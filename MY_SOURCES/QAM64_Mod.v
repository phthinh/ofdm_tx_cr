==> flow/design.v <==
`timescale 1ns / 1ps
module QAM64_Mod(
	input 			CLK_I, RST_I,
	input [5:0] 	DAT_I,
	input 			CYC_I, WE_I, STB_I, 
	output			ACK_O,
	output reg [31:0]	DAT_O,
	output reg			CYC_O, STB_O,
	output				WE_O,
	input					ACK_I	
    );
reg [5:0]	idat;
reg			ival;	
wire 			out_halt, ena;
reg [15:0] 	datout_Re, datout_Im;
assign 	out_halt = STB_O & (~ACK_I);
assign 	ena 		= CYC_I & STB_I & WE_I;
assign 	ACK_O 	= ena &(~out_halt);
always @(posedge CLK_I) begin
	if(RST_I) 			idat<= 6'b000000;
	else if(ACK_O) 	idat <= DAT_I;
end
always @(posedge CLK_I) begin
	if(RST_I) 			ival <= 1'b0;
	else if(ena)		ival <= 1'b1;
	else					ival <= 1'b0;
end
always @(posedge CLK_I)
begin
	if(RST_I)	begin
		STB_O <= 1'b0;
		DAT_O <= 32'b0;
		end
	else if(ival & (~out_halt)) begin	
		DAT_O <= {datout_Im, datout_Re};	
		STB_O <= 1'b1;
		end	
	else if(~ival) begin	
		STB_O <= 1'b0;
		end
end
reg icyc;
always @(posedge CLK_I)
begin
	if(RST_I)		icyc <= 1'b0;		
	else				icyc <= CYC_I;	
end
always @(posedge CLK_I)
begin
	if(RST_I)		CYC_O	<= icyc;			
	else 				CYC_O	<= icyc;
end
assign WE_O = STB_O;
always @(*) begin
	case (idat[5:3])
      3'b000 :	datout_Im = 16'h8001;
		3'b100 : datout_Im = 16'h9D3F;
		3'b110 :	datout_Im = 16'hC2BF;
		3'b010 : datout_Im = 16'hEC40;
		3'b011 : datout_Im = 16'h13C0;
		3'b111 : datout_Im = 16'h3B41;
		3'b101 : datout_Im = 16'h62C1;
		3'b001 : datout_Im = 16'h7FFF;
		default: datout_Im = 16'd0;
	endcase
end
always @(*) begin
	case (idat[2:0])
      3'b000 :	datout_Re = 16'h8001;
		3'b100 : datout_Re = 16'h9D3F;
		3'b110 :	datout_Re = 16'hC2BF;
		3'b010 : datout_Re = 16'hEC40;
		3'b011 : datout_Re = 16'h13C0;
		3'b111 : datout_Re = 16'h3B41;
		3'b101 : datout_Re = 16'h62C1;
		3'b001 : datout_Re = 16'h7FFF;
		default: datout_Re = 16'd0;
	endcase
end
endmodule
Tool chain data of QAM64_Mod
What the tools print for QAM64_Mod, step after step.
Line numbers count from 1 in the design file above.
Operators: Yosys type, input widths -> output width; for muxes data width and select width s.
Cell names lack the library's common part.
{ "design": {"top_module": "QAM64_Mod", "clk_port": "CLK_I", "library": "sky130hd", "corner": "tt_025C_1v80"} }

Word level
Source: Yosys, flattened and elaborated, memories not mapped. Widths are those after wreduce. Registers that Yosys merges into a memory's read port (data or address) are not register bits. Print and check cells do not count. Equal cells are merged and count once.
Yosys's memory passes give these memory sizes; they may raise the number of words (mostly to a power of two), join words into wider ones and drop unused or constant bits.
{ "bits": {"reg_bits": 10, "latch_bits": 0, "ramBits": 0, "romBits": 256, "clocked_rd_ports_x_width": 32, "memories": 2, "inputBits": 12, "out_inout_bits": 36} }
{ "mem_list": {"columns": ["name", "words", "width", "read_ports", "wr", "line_no", "rtl"], "rows": [
  ["(name not given)", 8, 16, 1, 0, 68, "case (idat[2:0])"],
  ["(name not given)", 8, 16, 1, 0, 55, "case (idat[5:3])"]
]} }
{ "classes": {"n_addsub": 0, "mul": 0, "n_div": 0, "cmp": 0, "eq_ne": 1, "shifts": 0, "n_mux": 3, "n_logic": 7, "reduce_and_logical": 0} }
{ "ops": {"columns": ["cell", "n"], "rows": [
  ["$and 1x1->1", 5],
  ["$mux 1", 3],
  ["$not 1->1", 2],
  ["$ne 2x1->1 const B", 1]
]} }

Logic depth
Longest topological path by Yosys (ltp), each cell counted once; first at word level (registers and memories cut), then after technology mapping (sequential cells cut; the memories' decode and read muxes count).
{ "depth": {"word_depth": 5, "ABC_AREA": 0, "depth_mapped": 5, "mapped_depth_nobuf": 5} }

After synthesis
The flow's flattened synthesis, as Yosys stat reports it; memories are mapped. The netlist is that of the ABC_AREA named above (0 if unset); the other value can give another one.
{ "synth_totals": {"cell_count": 165, "mapped_area_um2": 1500.2, "ffs": 32, "buf_cells": 24} }
{ "types": {"columns": ["type", "n"], "rows": [
  ["dfxtp_1", 32],
  ["a21oi_1", 28],
  ["buf_4", 13],
  ["ha_1", 6],
  ["o21ai_0", 14],
  ["a211oi_1", 8],
  ["a311oi_1", 6],
  ["o2111ai_1", 6],
  ["or3b_1", 5],
  ["mux2i_1", 4],
  ["inv_1", 9],
  ["nand2_1", 8],
  ["buf_6", 2],
  ["buf_2", 4],
  ["clkbuf_1", 5],
  ["nand2b_1", 3],
  ["xnor2_1", 2],
  ["nor2b_4", 1]
]} }
Other cell types: 6; their cells: 9.

Path before layout
OpenSTA on the mapped netlist: ideal clock, no wires. The path of least setup slack (recovery checks aside). Input and output delay are each 20% of the period. Register names are those of the netlist, which keeps one name where synthesis merged equal registers.
{ "synth_timing": {"kind": "register -> register", "from": "reg idat[3]", "to": "reg DAT_O[27]", "period_ns": 1.39, "setup_time_ns": 0.086, "launch_ns": 0.000, "t_arrival_ns": 1.173, "t_required_ns": 1.304, "path_slack_ns": 0.131, "path_delay_ns": 1.259, "stages": 5, "path_buffers": 0, "synth_period_reached_ns": 1.259} }
"path_delay_ns" is the arrival time less input delay plus setup time.
"stages": output pins that drive a net of the path, with the launching flip-flop's if there is one; two outputs of one cell count as two.
"synth_period_reached_ns" = period - worst setup slack (recovery checks aside). The figure is calculated, with input and output delays left at 20% of the set period.
{ "synth_between": {"path_cell_list": "dfxtp_1 inv_1 ha_1 xnor2_1 a211oi_1"} }
{ "synth_lines": {"columns": ["item", "line_no", "rtl"], "rows": [
  ["start, declared", 12, "reg [5:0] idat;"],
  ["start, assigned", 20, "if(RST_I) idat<= 6'b000000;"],
  ["start, assigned", 21, "else if(ACK_O) idat <= DAT_I;"],
  ["end, declared", 7, "output reg [31:0] DAT_O,"]
]} }
No chain of elaborated cells between the ends is given.

Subject: flow runs of QAM64_Mod

Hi,

Module QAM64_Mod, platform sky130hd: 2 stored runs of the flow (Yosys, OpenROAD) with differing settings, in no particular order. Input and output delays are each 20% of the period that was set; the output load is 0.01 pF.
[
  {
    "run": "flow run A",
    "settings": { "period_ns": 2.39, "CORE_UTILIZATION": 50, "PLACE_DENSITY_LB_ADDON": 0.15, "CORE_ASPECT_RATIO": 0.52, "CORE_MARGIN": 2, "CELL_PAD_IN_SITES_GLOBAL_PLACEMENT": 2, "CELL_PAD_IN_SITES_DETAIL_PLACEMENT": 1, "GPL_TIMING_DRIVEN": 1, "GPL_ROUTABILITY_DRIVEN": 0, "MAX_ROUTING_LAYER": "met4", "CAP_MARGIN": 20, "SLEW_MARGIN": 20 },
    "outcome": "did not finish, placement stopped with FLW-0024"
  },
  {
    "run": "flow run B",
    "settings": { "period_ns": 1.0, "CORE_UTILIZATION": 63, "PLACE_DENSITY_LB_ADDON": 0.14, "CORE_ASPECT_RATIO": 0.54, "CORE_MARGIN": 10, "TNS_END_PERCENT": 90, "GPL_TIMING_DRIVEN": 0, "GPL_ROUTABILITY_DRIVEN": 0, "CTS_CLUSTER_SIZE": 32, "CAP_MARGIN": 15, "SLEW_MARGIN": 5 },
    "outcome": "did not finish, placement stopped with FLW-0024"
  }
]

Regards
