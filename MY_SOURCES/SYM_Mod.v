==> flow/design.v <==
`timescale 1ns / 1ps
module SYM_Mod(
 	input 				CLK_I, RST_I,
	input [5:0] 		DAT_I,
	input 				CYC_I, WE_I, STB_I, 
	output				ACK_O,
	output reg [31:0]	DAT_O,
	output reg			CYC_O, STB_O,
	output				WE_O,
	input					ACK_I,
	input  [1:0]		STD,
	input	 [1:0]		MOD
    );
reg [5:0]	idat_Q64;
reg [3:0]	idat_Q16;
reg [1:0]	idat_QPSK;
reg 			idat_BPSK;
reg			ival;	
wire 			out_halt, ena;
reg [15:0] 	datout_Re, datout_Im;
assign 	out_halt = STB_O & (~ACK_I);
assign 	ena 		= CYC_I & STB_I & WE_I;
assign 	ACK_O 	= ena &(~out_halt);
wire 		mod_q64_ena 	= (MOD == 2'b11);
wire 		mod_q16_ena 	= (MOD == 2'b10);
wire 		mod_qpsk_ena 	= (MOD == 2'b00);
wire 		mod_bpsk_ena 	= (MOD == 2'b01);
wire [5:0] datQ64_inv;
wire [3:0] datQ16_inv;
wire [1:0] datQPSK_inv;
assign datQ64_inv = ~{DAT_I[0],DAT_I[1],DAT_I[2],DAT_I[3],DAT_I[4],DAT_I[5]};
assign datQ16_inv = datQ64_inv[5:2];
assign datQPSK_inv = datQ64_inv[5:4];	
wire wmax_ena = (STD == 2'b01);
always @(posedge CLK_I) begin
	if(RST_I) 							idat_Q64 <= 6'b000000;
	else if(ACK_O & mod_q64_ena) 	idat_Q64 <= (wmax_ena)?datQ64_inv:DAT_I;
end
always @(posedge CLK_I) begin
	if(RST_I) 							idat_Q16 <= 4'b0000;
	else if(ACK_O & mod_q16_ena) 	idat_Q16 <= (wmax_ena)?datQ16_inv:DAT_I[3:0];
end
always @(posedge CLK_I) begin
	if(RST_I) 							idat_QPSK <= 2'b00;
	else if(ACK_O & mod_qpsk_ena) idat_QPSK <= (wmax_ena)?datQPSK_inv:DAT_I[1:0];
end
always @(posedge CLK_I) begin
	if(RST_I) 							idat_BPSK <= 1'b0;
	else if(ACK_O & mod_bpsk_ena) idat_BPSK <= (wmax_ena)?(~DAT_I[0]):DAT_I[0];
end
always @(posedge CLK_I) begin
	if(RST_I) 			ival <= 1'b0;
	else if(ena)		ival <= 1'b1;
	else					ival <= 1'b0;
end
always @(posedge CLK_I)
begin
	if(RST_I)	begin
		STB_O <= 1'b0;
		DAT_O <= 32'b0;
		end
	else if(ival & (~out_halt)) begin	
		DAT_O <= {datout_Im, datout_Re};	
		STB_O <= 1'b1;
		end	
	else if(~ival) begin	
		STB_O <= 1'b0;
		end
end
reg icyc;
always @(posedge CLK_I)
begin
	if(RST_I)		icyc <= 1'b0;		
	else				icyc <= CYC_I;	
end
always @(posedge CLK_I)
begin
	if(RST_I)		CYC_O	<= icyc;			
	else 				CYC_O	<= icyc;
end
assign WE_O = STB_O;
reg [15:0] Q64_Im, Q16_Im;
reg [15:0] Q64_Re, Q16_Re;
always @(*) begin
	case (idat_Q64[5:3])
      3'b000 :	Q64_Im = 16'h8001;
		3'b100 : Q64_Im = 16'h9D3F;
		3'b110 :	Q64_Im = 16'hC2BF;
		3'b010 : Q64_Im = 16'hEC40;
		3'b011 : Q64_Im = 16'h13C0;
		3'b111 : Q64_Im = 16'h3B41;
		3'b101 : Q64_Im = 16'h62C1;
		3'b001 : Q64_Im = 16'h7FFF;
		default: Q64_Im = 16'd0;
	endcase
end
always @(*) begin
	case (idat_Q64[2:0])
      3'b000 :	Q64_Re = 16'h8001;
		3'b100 : Q64_Re = 16'h9D3F;
		3'b110 :	Q64_Re = 16'hC2BF;
		3'b010 : Q64_Re = 16'hEC40;
		3'b011 : Q64_Re = 16'h13C0;
		3'b111 : Q64_Re = 16'h3B41;
		3'b101 : Q64_Re = 16'h62C1;
		3'b001 : Q64_Re = 16'h7FFF;
		default: Q64_Re = 16'd0;
	endcase
end
always @(*) begin
	case (idat_Q16[3:2])
      2'b00  :	Q16_Im = 16'h8692;
		2'b10  : Q16_Im = 16'hD786;
		2'b11  : Q16_Im = 16'h287A;
		2'b01  : Q16_Im = 16'h796E;
		default: Q16_Im = 16'd0;
	endcase
end
always @(*) begin
	case (idat_Q16[1:0])
      2'b00  :	Q16_Re = 16'h8692;
		2'b10  : Q16_Re = 16'hD786;
		2'b11  : Q16_Re = 16'h287A;
		2'b01  : Q16_Re = 16'h796E;
		default: Q16_Re = 16'd0;
	endcase
end
wire [15:0] QPSK_Re, BPSK_Re;
wire [15:0] QPSK_Im;
assign QPSK_Im = (idat_QPSK[1])? 16'h5A82 : 16'hA57E;
assign QPSK_Re = (idat_QPSK[0])? 16'h5A82 : 16'hA57E;
assign BPSK_Re = (idat_BPSK)?16'h7FFF:16'h8001;
always @(*) begin
	case (MOD)
      2'b11  :	datout_Im = Q64_Im;
		2'b10  : datout_Im = Q16_Im;
		2'b00  : datout_Im = QPSK_Im;
		2'b01  : datout_Im = 16'd0;
		default: datout_Im = 16'd0;
	endcase
end
always @(*) begin
	case (MOD)
      2'b11  :	datout_Re = Q64_Re;
		2'b10  : datout_Re = Q16_Re;
		2'b00  : datout_Re = QPSK_Re;
		2'b01  : datout_Re = BPSK_Re;
		default: datout_Re = 16'd0;
	endcase
end
endmodule
Step by step through the tools: SYM_Mod
Tool output for the design above, in the order of the flow. Line numbers count from 1 in the design file above. Library cell names are shortened. The mark n/a stands for no value.

Design top: SYM_Mod. Clock input: CLK_I. Library: sky130hd. Corner: tt_025C_1v80.

Word level
Yosys after proc, flatten, opt, wreduce and memory -nomap, before mapping. Print and check cells are not counted. Equal cells are merged and count once. Yosys's memory passes give these memory sizes; they may raise the number of words (mostly to a power of two), join words into wider ones and drop unused or constant bits.

The figure for register bits after elaboration is 49. Bits in latches: 0. Under memory bits (writable) stands 0. Under bits in read-only memories stands 256. Clocked read ports x word width: 32. The entry for memories reads 2. Input bits: 16. The entry for output and inout port bits reads 36. The entry for elaborated cells reads 56.

The figure for add/subtract/negate cells is 0. The entry for $mul reads 0. Under divide/modulo/power cells stands 0. Order comparisons: 0. The figure for eq/ne operators is 11. For shifts and indexed selects the number is 0. The figure for muxes and demuxes is 18. Under bitwise gates (word level) stands 13. Reduce/logical cells: 3.

Memory list: (name not given) (words 8, width 16, rd ports 1, wr ports 0, line 98) `case (idat_Q64[2:0])`; (name not given) (words 8, width 16, rd ports 1, wr ports 0, line 85) `case (idat_Q64[5:3])`.

Operators with widths (number): case mux 16 bit (select 4 bit) (4); two-way mux 16 bit (3); equality test 2 bit with constant B (6); two-way mux 3 bit (4); bitwise AND 1 bit (9); equality test 2 x 1 -> 1 bit with constant B (4); zero test 2 bit (3); NOT 6 bit (1); two-way mux 6 bit (1); two-way mux 4 bit (1); two-way mux 1 bit (4); NOT 1 bit (3); inequality test 2 x 1 -> 1 bit with constant B (1); two-way mux 2 bit (1).

Logic depth
Depth = most cells in a row (Yosys ltp): at word level without a register or memory, in the mapped netlist without a sequential cell, where the memories' decode and read muxes count.

The figure for depth in word-level cells is 7. For ABC_AREA the number is 0. The entry for gate-level depth with buffers reads 9. For gate-level depth less buffers the number is 7.

Mapped cells and area
Yosys stat after the flow's synthesis: flattened, memories mapped to cells. It holds for the ABC_AREA given above (unset counts as 0); a run with the other value may have another netlist. Totals and module areas in this step are rounded.

Cell types (number): dfxtp_1 (69); a211oi_1 (25); ha_1 (14); nor2_1 (37); nand2_1 (32); a311oi_1 (11); a21oi_1 (19); o21ai_0 (13); nand2b_1 (10); clkbuf_1 (15); mux2i_1 (5); nor2b_1 (8); inv_1 (13); nor3_1 (9); a211o_1 (5); buf_2 (8); a31oi_1 (6); or2_2 (6).

Other cell types: 27; their cells: 54.

Mapped cells: 359. Under cell area after synthesis stands 3200 um^2. The entry for flip-flop cells reads 69.

Timing after synthesis
Path of least setup slack by OpenSTA after synthesis, without wires, with an ideal clock, recovery checks aside; 20% of the period is set as input and as output delay. Where synthesis merged equal registers, the netlist keeps one of their names.

Path kind: input-to-reg. Start: input CYC_I. End: register (no name shown). For clock period the number is 2.74 ns. Input delay: 0.548 ns. For time at the first pin the number is 0.548 ns. Under arrival stands 2.327 ns. The entry for required time reads 2.666 ns. The figure for slack is 0.339 ns. Path delay: 1.853 ns. Under stages stands 9. The entry for buffers on the path reads 2. For synthesis period reached the number is 2.401 ns.

"path delay" is the arrival time less input delay plus setup time. "stages": output pins that drive a net of the path, with the launching flip-flop's if there is one; two outputs of one cell count as two. "synthesis period reached" = period - worst setup slack (recovery checks aside). The figure is calculated, with input and output delays left at 20% of the set period. Between the ends stands the longest chain of elaborated cells between them, by number of cells; it is not shown to be the way that was timed. Of several equally long chains one is given. Each line given opens the expression or statement behind the cell; cells for indexed reads and writes are added by Yosys, which also makes memories of some case tables.

Cells stage by stage: and3_1 -> buf_6 -> and3_4 -> buf_6 -> mux2i_1 -> or2_2 -> ha_1 -> or2_2 -> o21ai_0. The figure for length of the longest elaborated chain is 6. The entry for elaborated cells on any way between the ends reads 6.

RTL lines, path post-synthesis: start: declaration (line 5) `input CYC_I, WE_I, STB_I,`; bitwise AND 1 bit (2 in a row) (line 22) `assign ena = CYC_I & STB_I & WE_I;`; bitwise AND 1 bit (line 23) `assign ACK_O = ena &(~out_halt);`; bitwise AND 1 bit (line 37) `else if(ACK_O & mod_q64_ena) idat_Q64 <= (wmax_ena)?datQ64_inv:DAT_I;`; two-way mux 3 bit (2 in a row).

Worst path after layout
From the final timing report of record 1: the path of least setup slack in the routed layout; clock arrival at registers is part of the times.

Path kind: input-to-reg. Start: input DAT_I[3]. End: register (no name shown). For clock period the number is 2.3 ns. Input delay: 0.46 ns. For time at the first pin the number is 0.46 ns. Under arrival stands 2.05 ns. The entry for required time reads 2.49 ns. The figure for slack is 0.44 ns. Under stages stands 5. The entry for buffers on the path reads 1.

Between the ends stands the longest chain of elaborated cells between them, by number of cells; it is not shown to be the way that was timed. Of several equally long chains one is given.

Cells stage by stage: clkdlybuf4s50_1 -> nand3b_1 -> o21ai_0 -> o311ai_1 -> o21ai_1. The figure for length of the longest elaborated chain is 4. The entry for elaborated cells on any way between the ends reads 4.

RTL lines, path after layout: start: declaration (line 4) `input [5:0] DAT_I,`; NOT 6 bit (line 31) `assign datQ64_inv = ~{DAT_I[0],DAT_I[1],DAT_I[2],DAT_I[3],DAT_I[4],DAT_I[5]};`; two-way mux 6 bit (line 37) `else if(ACK_O & mod_q64_ena) idat_Q64 <= (wmax_ena)?datQ64_inv:DAT_I;`; two-way mux 3 bit (2 in a row).

Data sheet: physical implementation of SYM_Mod

Module SYM_Mod, platform sky130hd: 2 stored runs of the flow (Yosys, OpenROAD) with differing settings, in no particular order. Input and output delays are each 20% of the period that was set; the output load is 0.01 pF. "reached clock period" is the run's clock period less its worst setup slack. It is reckoned from that one timing run; input and output delays stay at 20% of the period that was set. "total design power" rests on the timing tool's default activity at the inputs, not on a simulated workload. The measured numbers are rounded.

Files of record 1:
==> flow/run.sh <==
#!/bin/bash
# the make line also repeats the synthesis and layout settings of config.mk as NAME=value (left out here)
make -C /OpenROAD-flow-scripts/flow DESIGN_CONFIG=/design/flow/config.mk WORK_HOME=/design/flow/orfs CLKGATE_MAP_FILE= finish
==> flow/config.mk <==
export PLATFORM = sky130hd
export DESIGN_NAME = SYM_Mod
export DESIGN_NICKNAME = SYM_Mod
export VERILOG_FILES = /design/flow/design.v
export SDC_FILE = /design/flow/constraint.sdc
export NUM_CORES = 4
export LEC_CHECK = 0
export CAP_MARGIN = 20
export CELL_PAD_IN_SITES_DETAIL_PLACEMENT = 2
export CORE_ASPECT_RATIO = 1.83
export CORE_MARGIN = 2
export CORE_UTILIZATION = 21
export CTS_CLUSTER_DIAMETER = 225
export MAX_ROUTING_LAYER = met4
export SETUP_SLACK_MARGIN = 0.45
export SLEW_MARGIN = 20
==> flow/constraint.sdc <==
create_clock -name core_clock -period 2.3 [get_ports {CLK_I}]
set_input_delay 0.4600 -clock core_clock [delete_from_list [all_inputs] [get_ports {CLK_I}]]
set_output_delay 0.4600 -clock core_clock [all_outputs]
set_load 0.01 [all_outputs]

Results of record 1. The setup slack of the worst path is 0.44 ns. The standard-cell area after layout is 4,600 um^2. For the total design power the run shows 3,000 uW. The overall die area comes to 16,000 um^2. The final setup TNS comes to 0.000 ns. The measured final worst hold slack is 0.33 ns. The reached clock period stands at 1.861 ns. The synthesis area is 3,200 um^2.

Files of record 2:
==> flow/run.sh <==
#!/bin/bash
# the make line also repeats the synthesis and layout settings of config.mk as NAME=value (left out here)
make -C /OpenROAD-flow-scripts/flow DESIGN_CONFIG=/design/flow/config.mk WORK_HOME=/design/flow/orfs CLKGATE_MAP_FILE= finish
==> flow/config.mk <==
export PLATFORM = sky130hd
export DESIGN_NAME = SYM_Mod
export DESIGN_NICKNAME = SYM_Mod
export VERILOG_FILES = /design/flow/design.v
export SDC_FILE = /design/flow/constraint.sdc
export NUM_CORES = 4
export LEC_CHECK = 0
export CAP_MARGIN = 25
export CELL_PAD_IN_SITES_DETAIL_PLACEMENT = 1
export CORE_MARGIN = 9
export CORE_UTILIZATION = 35
export CTS_CLUSTER_SIZE = 46
export SLEW_MARGIN = 20
export TNS_END_PERCENT = 75
==> flow/constraint.sdc <==
create_clock -name core_clock -period 4.44 [get_ports {CLK_I}]
set_input_delay 0.8880 -clock core_clock [delete_from_list [all_inputs] [get_ports {CLK_I}]]
set_output_delay 0.8880 -clock core_clock [all_outputs]
set_load 0.01 [all_outputs]

Results of record 2. The measured final worst hold slack is 0.33 ns. The final setup TNS comes to 0.000 ns. For the total design power the run shows 1,400 uW. The standard-cell area after layout is 3,900 um^2. The synthesis area is 3,200 um^2. The overall die area comes to 13,000 um^2. The reached clock period stands at 3.559 ns. The setup slack of the worst path is 0.88 ns.
